==> flow/design.v <==
(* KEEP_HIERARCHY = "TRUE", KEEP = "TRUE" *) module main_memory #(parameter MEM_LEN = 128) (
    input clk,
    input reset,
    input scan_in,
    input scan_en,
    output scan_out,
    input [7:0] addr,
    output [7:0] d_out_0,
    output [7:0] d_out_1
);
    function integer bit_len;
       input integer i;
       begin
          bit_len = -1;
          for(i=i; i != 0; i = i >> 1) bit_len = bit_len + 1;
       end
    endfunction
    localparam ADDR_BITS = bit_len(MEM_LEN);
    localparam NEXT_MEM_BITS = 5;
    localparam NEXT_MEM_SIZE = 1 << NEXT_MEM_BITS;
    reg [7:0] memory[MEM_LEN-1:0];
    wire [7:0] next_memory[NEXT_MEM_SIZE-1:0];
    assign d_out_0 = memory[addr[ADDR_BITS-1:0]];
    assign d_out_1 = next_memory[addr[NEXT_MEM_BITS-1:0]];
    genvar gi;
    generate
        for (gi = 0; gi < NEXT_MEM_SIZE; gi = gi+1) begin
            assign next_memory[gi] = memory[gi+1];
        end
    endgenerate
    assign scan_out = memory[MEM_LEN-1][7];
    always @(posedge clk or posedge reset) begin: mem
        integer i;
        if(reset) begin
            for(i=0; i<MEM_LEN; i=i+1) begin
                memory[i] <= 0;
            end
        end else if(scan_en) begin
            for(i=0; i<MEM_LEN; i=i+1) begin
                memory[i][7:0] <= {memory[i][6:0], i == 0 ? scan_in : memory[i-1][7]};
            end
        end
    end 
endmodule
(* KEEP_HIERARCHY = "TRUE", KEEP = "TRUE" *) module config_module #(
    parameter MEM_LEN=128,
    parameter PROG_LEN_SIZE=8,
    parameter TICK_LEN_SIZE=16
    ) (
    input clk,
    input reset,
    input scan_in,
    input scan_en,
    output scan_out,
    input [7:0] addr,
    output [7:0] cfg_state_offs,
    output [7:0] cfg_trans_offs,
    output [PROG_LEN_SIZE-1:0] cfg_prog_len,
    output [TICK_LEN_SIZE-1:0] cfg_tick_len,
    output [31:0] cfg_clk_flags,
    output [7:0] cfg_clk_joins,
    output [39:0] cfg_clk_div_imm,
    output [7:0] d_out_0,
    output [7:0] d_out_1
);
    wire scan_intermediates[11:0];
    assign scan_intermediates[0] = scan_in;
    scan_rom cfg_state_offs_reg (
        .clk(clk),
        .reset(reset),
        .scan_in(scan_intermediates[0]),
        .scan_out(scan_intermediates[1]),
        .scan_en(scan_en),
        .d_out(cfg_state_offs)
    );
    scan_rom cfg_trans_offs_reg (
        .clk(clk),
        .reset(reset),
        .scan_in(scan_intermediates[1]),
        .scan_out(scan_intermediates[2]),
        .scan_en(scan_en),
        .d_out(cfg_trans_offs)
    );
    scan_rom #(PROG_LEN_SIZE) cfg_prog_len_reg (
        .clk(clk),
        .reset(reset),
        .scan_in(scan_intermediates[2]),
        .scan_out(scan_intermediates[3]),
        .scan_en(scan_en),
        .d_out(cfg_prog_len)
    );
    scan_rom #(TICK_LEN_SIZE) cfg_tick_len_reg (
        .clk(clk),
        .reset(reset),
        .scan_in(scan_intermediates[3]),
        .scan_out(scan_intermediates[4]),
        .scan_en(scan_en),
        .d_out(cfg_tick_len)
    );
    scan_rom #(32) cfg_clk_flags_reg (
        .clk(clk),
        .reset(reset),
        .scan_in(scan_intermediates[4]),
        .scan_out(scan_intermediates[5]),
        .scan_en(scan_en),
        .d_out(cfg_clk_flags)
    );
    scan_rom cfg_clk_joins_reg (
        .clk(clk),
        .reset(reset),
        .scan_in(scan_intermediates[5]),
        .scan_out(scan_intermediates[6]),
        .scan_en(scan_en),
        .d_out(cfg_clk_joins)
    );
    genvar i;
    generate
        for(i=0; i<4; i=i+1) begin
            scan_rom #(10) cfg_clk_div_imm_reg (
                .clk(clk),
                .reset(reset),
                .scan_in(scan_intermediates[6+i]),  
                .scan_out(scan_intermediates[7+i]),  
                .scan_en(scan_en),
                .d_out(cfg_clk_div_imm[i*10+9:i*10])
            );
        end
    endgenerate
    main_memory #(MEM_LEN) cfg_main_memory (
        .clk(clk),
        .reset(reset),
        .scan_in(scan_intermediates[10]),
        .scan_out(scan_intermediates[11]),
        .scan_en(scan_en),
        .addr(addr),
        .d_out_0(d_out_0),
        .d_out_1(d_out_1)
    );
    assign scan_out = scan_intermediates[11];
endmodule
(* KEEP_HIERARCHY = "TRUE", KEEP = "TRUE" *) module scan_rom #(
    parameter WIDTH = 8  
) (
    input clk,        
    input reset,      
    input scan_en,    
    input scan_in,    
    output scan_out,  
    output [WIDTH-1:0] d_out  
);
reg [WIDTH-1:0] scan_reg;
always @(posedge clk or posedge reset) begin: scan_proc
    if (reset) begin
        scan_reg <= {WIDTH{1'b0}};  
    end else if (scan_en) begin
        scan_reg <= {scan_reg[WIDTH-2:0], scan_in};  
    end
end
assign d_out = scan_reg;
assign scan_out = scan_reg[WIDTH-1];
endmodule
module pulse_extender #(parameter WIDTH=1, parameter CYCLES=100)(
    input reset,
    input clk,
    input [WIDTH-1:0] signal_i,
    output reg [WIDTH-1:0] pulse_o
);
    function integer bit_len;
       input integer i;
       begin
          bit_len = 0;
          for(i=i; i != 0; i = i >> 1) bit_len = bit_len + 1;
       end
    endfunction
    localparam BIT_LEN = bit_len(CYCLES);
    reg [BIT_LEN-1: 0] count [WIDTH-1:0];
    integer i;
    always @(posedge clk or posedge reset) begin
        if (reset) begin
            for (i=0; i<WIDTH; i=i+1) begin
                count[i] <= 0;
            end
            pulse_o <= 0;
        end else begin
            for (i=0; i<WIDTH; i=i+1) begin
                if (signal_i[i]) begin
                    count[i] <= 0;
                    pulse_o[i] <= 1;
                end else if (count[i] == CYCLES) begin
                    pulse_o[i] <= 0;
                end else begin
                    pulse_o[i] <= 1;
                    count[i] <= count[i] + 1;
                end
            end
        end
    end
endmodule
---- Step by step through the tools: pulse_extender ----
The steps from the RTL of pulse_extender to its reports follow in flow order.
Line numbers count from 1 in the design file above.
Library cell names are shortened.
A cell with n/a has no value.
inputs
  top ..................................... pulse_extender
  clock input ............................. clk
  cell library ............................ sky130hd
  timing corner ........................... tt_025C_1v80

---- Word level ----
Yosys after proc, flatten, opt, wreduce and memory -nomap, before mapping. Print and check cells are not counted. Equal cells are merged and count once.
cells by class
  add/sub/neg operators ................... 1
  multipliers ............................. 0
  divide/modulo/power cells ............... 0
  $lt $le $gt $ge ......................... 0
  equal/unequal tests ..................... 2
  shifts and indexed selects .............. 0
  mux-type cells .......................... 4
  bitwise logic cells ..................... 0
  reduce/logical cells .................... 0
operators with widths
  cell                                          number
  two-way mux 7 bit                             2
  adder 7 x 1 -> 7 bit (second input constant)  1
  equality test 7 bit (second input constant)   1
  != test 2 bit (second input constant)         1
  two-way mux 1 bit                             2
word-level totals
  register bits after elaboration ......... 8
  latch bits .............................. 0
  RAM bits ................................ 0
  ROM bits ................................ 0
  clocked read ports x word width ......... 0
  memories kept ........................... 0
  input port bits ......................... 3
  output and inout bits ................... 1
  word-level cells ........................ 9

---- Depth ----
Yosys ltp: most cells in a row. Word level: on the elaborated netlist, between registers, memories and ports. Mapped: between sequential cells and ports; inverters and the memories' decode and read muxes count.
logic depth
  word-level depth ........................ 3
  ABC_AREA ................................ 0
  depth in mapped cells ................... 5
  mapped depth without buffers ............ 5

---- Synthesis result ----
The flow's flattened synthesis, as Yosys stat reports it; memories are mapped. The netlist is that of the ABC_AREA named above (0 if unset); the other value can give another one.
cell types
  type      number  area in all (sq um)
  dfrtp_1   8       200.192
  ha_1      2       25.024
  nand2b_1  4       25.024
  nand4b_4  1       23.773
  nor2_1    5       18.768
  nor3b_4   1       18.768
  mux2_4    1       15.014
  or3_1     2       12.512
  inv_1     3       11.261
  mux2i_1   1       10.01
  nand3_1   2       10.01
  o211a_1   1       10.01
  xor2_1    1       8.758
  nand2_1   2       7.507
  nand3b_1  1       7.507
  o21bai_1  1       7.507
  nor4_1    1       6.256
  a21oi_1   1       5.005
Other cell types: 4; their cells: 4.
mapped netlist
  cells in the netlist .................... 42
  chip area (Yosys) ....................... 441.7 sq um
  sequential part of the area ............. 200.2 sq um
  flip-flops .............................. 8
  buffer cells ............................ 1

---- Path before layout ----
Path of least setup slack by OpenSTA after synthesis, without wires, with an ideal clock, recovery checks aside; 20% of the period is set as input and as output delay. Where synthesis merged equal registers, the netlist keeps one of their names.
timing path after synthesis
  kind .................................... flip-flop to flip-flop
  start point ............................. register count[0][0]
  end point ............................... register count[0][0]
  clock period ............................ 1.44 ns
  library setup time ...................... 0.125 ns
  time at the first pin ................... 0.000 ns
  arrival ................................. 1.315 ns
  required time ........................... 1.315 ns
  slack ................................... 0.000 ns
  path delay .............................. 1.440 ns
  stages .................................. 6
  path buffers ............................ 0
  period reached after synthesis .......... 1.44 ns
"path delay" = arrival - input delay + setup time.
"stages" counts driving pins, that of a launching flip-flop among them; a cell with two outputs on the path counts twice.
"period reached after synthesis" = period - worst setup slack (recovery checks aside). The figure is calculated, with input and output delays left at 20% of the set period.
Between the ends stands the longest chain of elaborated cells between them, by number of cells; it is not shown to be the way that was timed. Of several equally long chains one is given.
Each line given opens the expression or statement behind the cell; cells for indexed reads and writes are added by Yosys, which also makes memories of some case tables.
At most two assigning lines are given for a register; there are more.
on the way, after synthesis
  path through ............................ dfrtp_1 > inv_1 > ha_1 > nand4b_4 > nor3b_4 > mux2_4
  length of the longest elaborated chain .. 3
  elaborated cells between the ends (all ways) .. 5
  source lines of those cells ............. 3
  classes of those cells .................. add/sub: 1; eq/ne: 2; mux: 2
ends and longest elaborated chain, after synthesis
  element               RTL line  source
  start, declared       176       reg [BIT_LEN-1: 0] count [WIDTH-1:0];
  start, assigned       181       count[i] <= 0;
  start, assigned       193       count[i] <= count[i] + 1;
  adder 7 x 1 -> 7 bit  193
  two-way mux 7 bit     189       end else if (count[i] == CYCLES) begin
  two-way mux 7 bit     186       if (signal_i[i]) begin
  end, assigned         187       count[i] <= 0;
  end, assigned         193
  end, declared         176

---- Worst path after layout ----
From the final timing report of run 1: the path of least setup slack in the routed layout; clock arrival at registers is part of the times.
timing path after layout
  kind .................................... flip-flop to flip-flop
  start point ............................. register count[0][0]
  end point ............................... register count[0][0]
  clock period ............................ 1.81 ns
  library setup time ...................... 0.11 ns
  time at the first pin ................... 0.25 ns
  arrival ................................. 1.62 ns
  required time ........................... 1.94 ns
  slack ................................... 0.32 ns
  stages .................................. 6
  path buffers ............................ 0
Between the ends stands the longest chain of elaborated cells between them, by number of cells; it is not shown to be the way that was timed. Of several equally long chains one is given.
At most two assigning lines are given for a register; there are more.
on the way, after layout
  path through ............................ dfrtp_1 > inv_1 > ha_2 > nand4b_4 > nor3b_4 > mux2_4
  length of the longest elaborated chain .. 3
  elaborated cells between the ends (all ways) .. 5
  source lines of those cells ............. 3
  classes of those cells .................. add/sub: 1; eq/ne: 2; mux: 2
ends and longest elaborated chain, after layout
  element               RTL line  source
  start, declared       176       reg [BIT_LEN-1: 0] count [WIDTH-1:0];
  start, assigned       181       count[i] <= 0;
  start, assigned       193       count[i] <= count[i] + 1;
  adder 7 x 1 -> 7 bit  193
  two-way mux 7 bit     189       end else if (count[i] == CYCLES) begin
  two-way mux 7 bit     186       if (signal_i[i]) begin
  end, assigned         187       count[i] <= 0;
  end, assigned         193
  end, declared         176

Record of 2 stored runs of the RTL-to-layout flow on pulse_extender, platform sky130hd. The runs are unordered. Constraints: input delay and output delay 20% of the set period each, output load 0.01 pF.
"achieved clock period" means the clock period less the worst setup slack. The figure is calculated, with input and output delays left at 20% of the set period.

---- run 1 ----
settings
  period_ns = 1.81
  SETUP_SLACK_MARGIN = 0.28
  CAP_MARGIN = 20
  CORE_MARGIN = 2
  CORE_UTILIZATION = 40
  SLEW_MARGIN = 20
results
  synthesized cell area ................... 441.7 sq um
  area of the die ......................... 1,386.1 sq um
  utilization in the final report ......... 56.0%
  worst setup slack after layout .......... 0.325 ns
  post-route setup TNS .................... 0.000 ns
  achieved clock period ................... 1.485 ns

---- run 2 ----
settings
  period_ns = 2.28
  CORE_UTILIZATION = 34
  SETUP_SLACK_MARGIN = 0.13
  CORE_ASPECT_RATIO = 1.62
  CORE_MARGIN = 6
  TNS_END_PERCENT = 90
  ABC_AREA = 0
  GPL_TIMING_DRIVEN = 1
  GPL_ROUTABILITY_DRIVEN = 1
  CAP_MARGIN = 20
  SLEW_MARGIN = 20
results
  unfinished; error PDN-0185 in floorplanning
